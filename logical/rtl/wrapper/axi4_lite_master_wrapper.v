==> flow/design.v <==
module axi4_lite_master #(
    parameter ADDR_WIDTH    = 32,
    parameter DATA_WIDTH    = 32
) (
    input                               iCLK,
    input                               iRST,
    input                               m_AWREADY,
    output                              m_AWVALID,
    output      [2:0]                   m_AWPROT,
    output      [ADDR_WIDTH-1:0]        m_AWADDR,
    input                               m_WREADY,
    output                              m_WVALID,
    output      [DATA_WIDTH-1:0]        m_WDATA,
    output      [(DATA_WIDTH/8)-1:0]    m_WSTRB,
    input                               m_BVALID,
    input       [1:0]                   m_BRESP,
    output                              m_BREADY,
    input                               m_ARREADY,
    output                              m_ARVALID,
    output      [2:0]                   m_ARPROT,
    output      [ADDR_WIDTH-1:0]        m_ARADDR,
    input                               m_RVALID,
    input       [1:0]                   m_RRESP,
    input       [DATA_WIDTH-1:0]        m_RDATA,
    output                              m_RREADY,
    input                               write_req,
    input       [ADDR_WIDTH-1:0]        write_addr,
    input       [DATA_WIDTH-1:0]        write_data,
    input       [(DATA_WIDTH/8)-1:0]    write_strb,
    output      [1:0]                   write_resp,
    input                               read_req,
    input       [ADDR_WIDTH-1:0]        read_addr,
    output      [DATA_WIDTH-1:0]        read_data,
    output      [1:0]                   read_resp
);
    assign m_AWPROT     = 3'b000;
    assign m_ARPROT     = 3'b000;
    localparam IDLE     = 3'b000;
    localparam WADDR    = 3'b001;
    localparam WDATA    = 3'b010;
    localparam WRESP    = 3'b011;
    localparam RADDR    = 3'b100;
    localparam RDATA    = 3'b101;
    reg         read_start, write_start;
    reg [2:0]   state, next_state;
    always @(posedge iCLK or negedge iRST) begin
        if (!iRST) begin
            state           <= IDLE;
            write_start     <= 1'b0;
            read_start      <= 1'b0;
        end else begin
            state           <= next_state;
            write_start     <= write_req;
            read_start      <= read_req;
        end
    end
    always @(*) begin
        next_state = state;
        case (state)
            IDLE: next_state = (write_req) ? WADDR : ((read_req) ? RADDR : IDLE);
            WADDR: if (m_AWVALID && m_AWREADY)  next_state  = WDATA;
            WDATA: if (m_WVALID  && m_WREADY)   next_state  = WRESP;
            WRESP: if (m_BVALID  && m_BREADY)   next_state  = IDLE;
            RADDR: if (m_ARVALID && m_ARREADY)  next_state  = RDATA;
            RDATA: if (m_RVALID  && m_RREADY)   next_state  = IDLE;
        endcase
    end
    assign m_AWVALID    = (state == WADDR) ? 1'b1           : 1'b0;
    assign m_AWADDR     = (state == WADDR) ? write_addr     : {ADDR_WIDTH{1'b0}};
    assign m_WVALID     = (state == WDATA) ? 1'b1           : 1'b0;
    assign m_WDATA      = (state == WDATA) ? write_data     : {DATA_WIDTH{1'b0}};
    assign m_WSTRB      = (state == WDATA) ? write_strb     : {(DATA_WIDTH/8){1'b0}};
    assign m_BREADY     = (state == WRESP) ? 1'b1           : 1'b0;
    assign write_resp   = (state == WRESP) ? m_BRESP        : {2{1'b0}};
    assign m_ARVALID    = (state == RADDR) ? 1'b1           : 1'b0;
    assign m_ARADDR     = (state == RADDR) ? read_addr      : {ADDR_WIDTH{1'b0}};
    assign m_RREADY     = (state == RDATA) ? 1'b1           : 1'b0;
    assign read_data    = (state == RDATA) ? m_RDATA        : {DATA_WIDTH{1'b0}};
    assign read_resp    = (state == RDATA) ? m_RRESP        : {2{1'b0}};
endmodule
module axi4_lite_master_wrapper #(
    parameter ADDR_WIDTH = 32,
    parameter DATA_WIDTH = 32
) (
    input                               iCLK,
    input                               iRST,
    input                               m_AWREADY,
    output                              m_AWVALID,
    output      [2:0]                   m_AWPROT,
    output      [ADDR_WIDTH-1:0]        m_AWADDR,
    input                               m_WREADY,
    output                              m_WVALID,
    output      [DATA_WIDTH-1:0]        m_WDATA,
    output      [(DATA_WIDTH/8)-1:0]    m_WSTRB,
    input                               m_BVALID,
    input       [1:0]                   m_BRESP,
    output                              m_BREADY,
    input                               m_ARREADY,
    output                              m_ARVALID,
    output      [2:0]                   m_ARPROT,
    output      [ADDR_WIDTH-1:0]        m_ARADDR,
    input                               m_RVALID,
    input       [1:0]                   m_RRESP,
    input       [DATA_WIDTH-1:0]        m_RDATA,
    output                              m_RREADY
);
    wire                            write_req, write_done;
    wire    [1:0]                   write_resp;
    wire    [(DATA_WIDTH/8)-1:0]    write_strb;
    wire    [ADDR_WIDTH-1:0]        write_addr;
    wire    [DATA_WIDTH-1:0]        write_data;
    reg                             write_done_reg;
    reg     [1:0]                   write_resp_reg;
    wire                            read_req, read_done;
    wire    [1:0]                   read_resp;
    wire    [ADDR_WIDTH-1:0]        read_addr;
    wire    [DATA_WIDTH-1:0]        read_data;
    reg                             read_done_reg;
    reg     [1:0]                   read_resp_reg;
    reg     [DATA_WIDTH-1:0]        read_data_reg;
    axi4_lite_master #(
        .ADDR_WIDTH(ADDR_WIDTH), .DATA_WIDTH(DATA_WIDTH)
    ) axi_master (
        .iCLK(iCLK), .iRST(iRST),
        .m_AWREADY(m_AWREADY), .m_AWVALID(m_AWVALID), .m_AWPROT(m_AWPROT), .m_AWADDR(m_AWADDR),
        .m_WREADY(m_WREADY), .m_WVALID(m_WVALID), .m_WDATA(m_WDATA), .m_WSTRB(m_WSTRB),
        .m_BVALID(m_BVALID), .m_BRESP(m_BRESP), .m_BREADY(m_BREADY),
        .m_ARREADY(m_ARREADY), .m_ARVALID(m_ARVALID), .m_ARPROT(m_ARPROT), .m_ARADDR(m_ARADDR),
        .m_RVALID(m_RVALID), .m_RRESP(m_RRESP), .m_RDATA(m_RDATA), .m_RREADY(m_RREADY),
        .write_req(write_req), .write_addr(write_addr), .write_data(write_data), .write_strb(write_strb), .write_resp(write_resp),
        .read_req(read_req), .read_addr(read_addr), .read_data(read_data), .read_resp(read_resp)
    );
    always @(posedge iCLK or negedge iRST) begin
        if (!iRST) begin
            write_done_reg      <= 1'b0;
            read_done_reg       <= 1'b0;
            write_resp_reg      <= {2{1'b0}};
            read_resp_reg       <= {2{1'b0}};
            read_data_reg       <= {DATA_WIDTH{1'b0}};
        end else begin
            write_done_reg      <= (m_BVALID && m_BREADY);
            read_done_reg       <= (m_RVALID && m_RREADY);
            if (m_BVALID && m_BREADY)     write_resp_reg    <= m_BRESP;
            if (m_RVALID && m_RREADY) begin
                read_resp_reg   <= m_RRESP;
                read_data_reg   <= m_RDATA;
            end
        end
    end
    assign write_strb   = {(DATA_WIDTH/8){1'b1}};
    assign write_done   = (m_BVALID && m_BREADY);
    assign read_done    = (m_RVALID && m_RREADY);
endmodule
From RTL to reports: axi4_lite_master_wrapper
What the tools print for axi4_lite_master_wrapper, step after step.
Line numbers count from 1 in the design file above.
Operators: Yosys type, input widths -> output width; for muxes data width and select width s.
Library cell names are shortened.
A cell with - has no value.

inputs
  design top = axi4_lite_master_wrapper
  clock = iCLK
  standard-cell library = sky130hd
  corner = tt_025C_1v80

Word level
Source: Yosys, flattened and elaborated, memories not mapped. Widths are those after wreduce. Registers that Yosys merges into a memory's read port (data or address) are not register bits. Print and check cells do not count. Equal cells are merged and count once.

storage and ports
  flip-flop bits (word level) = 3
  input port bits = 43
  output and inout port bits = 111
  word-level cells = 36

operators by class
  equal/unequal tests = 10
  mux-type cells = 17
  reduce/logical cells = 8

operators by type and width
  cell                count
  $mux 32             3
  $mux 3              7
  $pmux 3 s6          1
  $ne 2x1->1 const B  5
  $eq 3x2->1 const B  2
  $eq 3x3->1 const B  2
  $reduce_and 6->1    1
  $reduce_bool 6->1   1
  $logic_and 1x1->1   5
  $mux 1              5
  $mux 4              1
  $eq 3x1->1 const B  1
  $logic_not 3->1     1

Depth
Depth = most cells in a row (Yosys ltp): at word level without a register or memory, in the mapped netlist without a sequential cell, where the memories' decode and read muxes count.

depth
  depth in word-level cells = 5
  ABC_AREA = 0
  mapped depth = 2
  mapped depth without buffers = 2

Mapped cells and area
The flow's flattened synthesis, as Yosys stat reports it; memories are mapped. The netlist is that of the ABC_AREA named above (0 if unset); the other value can give another one.

synthesis totals
  mapped cells = 123
  chip area (Yosys) = 974.7 um^2
  flip-flops = 5
  buffers = 106

cell types
  cell     count
  buf_4    106
  dfrtp_1  5
  o21ai_1  3
  nor2b_1  2
  inv_1    3
  nand2_1  3
  conb_1   1

By module: a second synthesis without flattening, with its own total; a netlist apart from the flattened one above.

second synthesis, totals
  cells (unflattened synthesis) = 181
  area (unflattened synthesis) = 1251.2 um^2

Rows give one instance, submodules left out.

modules
  module                    instances  cells  area (um^2)
  axi4_lite_master          1          179    1243.7
  axi4_lite_master_wrapper  1          2      7.5

Worst setup path after synthesis
Source: OpenSTA report_checks on the synthesized netlist (no wires, ideal clock, input and output delay 20% of the period each), path of least setup slack; recovery checks are left aside. Register names are those of the netlist, which keeps one name where synthesis merged equal registers.

timing path post-synthesis
  path kind = register to output
  start = register axi_master.state
  end = output m_WSTRB[0]
  clock period = 0.873 ns
  output delay = 0.175 ns
  launch time at the first pin = 0.000 ns
  arrival time = 0.606 ns
  slack = 0.093 ns
  delay of the path = 0.606 ns
  stages on the path = 2
  synthesis period reached = 0.78 ns

"delay of the path" = arrival - input delay + setup time.
At an output port there is no setup time.
"stages on the path": output pins that drive a net of the path, with the launching flip-flop's if there is one; two outputs of one cell count as two.
"synthesis period reached" is the clock period less the worst setup slack; recovery checks do not enter. This is arithmetic on one report: input and output delays are still those of the set period (20% each).
An end named without its bit number is one bit of that signal or, where synthesis recoded a state register, one of its new flip-flops.

on the way, post-synthesis
  cells stage by stage = dfrtp_1 buf_4

ends and longest elaborated chain, post-synthesis
  item                line  RTL
  start: declaration  45    reg [2:0]   state, next_state;
  start: assignment   48    state           <= IDLE;
  start: assignment   52    state           <= next_state;
  end: declaration    94    output      [(DATA_WIDTH/8)-1:0]    m_WSTRB,

Chain of elaborated cells between the ends: none given.

Path in the finished layout
Path of least setup slack in the final report of flow run 2 (OpenROAD, finished layout, wires in). Where an end is a register, its clock arrival counts in the times.

timing path post-layout
  path kind = register to output
  start = register axi_master.state
  end = output m_WSTRB[2]
  clock period = 0.897 ns
  output delay = 0.18 ns
  launch time at the first pin = 0.24 ns
  arrival time = 0.89 ns
  slack = -0.17 ns
  stages on the path = 3

An end named without its bit number is one bit of that signal or, where synthesis recoded a state register, one of its new flip-flops.

on the way, post-layout
  cells stage by stage = dfrtp_1 buf_6 buf_6

ends and longest elaborated chain, post-layout
  item                line  RTL
  start: declaration  45    reg [2:0]   state, next_state;
  start: assignment   48    state           <= IDLE;
  start: assignment   52    state           <= next_state;
  end: declaration    94    output      [(DATA_WIDTH/8)-1:0]    m_WSTRB,

Chain of elaborated cells between the ends: none given.

Memo
Re: implementation data of axi4_lite_master_wrapper

2 stored runs of axi4_lite_master_wrapper in the flow (synthesis by Yosys, layout by OpenROAD, sky130hd cells), in arbitrary order. Constraints: input delay and output delay 20% of the set period each, output load 0.01 pF.
"clock period reached" means the clock period less the worst setup slack. The figure is calculated, with input and output delays left at 20% of the set period.
By "worst path time" is meant the share of the clock period that the worst setup path is allowed (20% is reserved at inputs, 20% at outputs), minus its slack. Clock arrival times at its registers enter into it.
"total design power": no workload was simulated; the value follows from the tool's default switching activity.
A setting shown as -- is not set for that run.
Results: -- = not shown.

name                                     flow run 1  flow run 2
period_ns                                0.716       0.897
CORE_UTILIZATION                         61          34
SETUP_SLACK_MARGIN                       -0.06       --
HOLD_SLACK_MARGIN                        0.17        --
CORE_MARGIN                              10          2
ABC_AREA                                 1           --
GPL_TIMING_DRIVEN                        0           --
GPL_ROUTABILITY_DRIVEN                   1           --
CTS_CLUSTER_SIZE                         52          --
SLEW_MARGIN                              0           20
MAX_ROUTING_LAYER                        met5        --
CAP_MARGIN                               20          20
netlist area reported by Yosys (um^2)    --          974.7
total design power (µW)                  --          711.9
total negative slack (ns)                --          -0.620
worst path time (ns)                     --          0.89
type of the worst setup path             --          register to output
standard-cell area after routing (um^2)  --          810.8
die outline area (um^2)                  --          3310.8
setup slack of the worst path (ns)       --          -0.170
clock period reached (ns)                --          1.067
utilization                              --          0.297

Flow run 1: no final report: placement broke off with GPL-0301
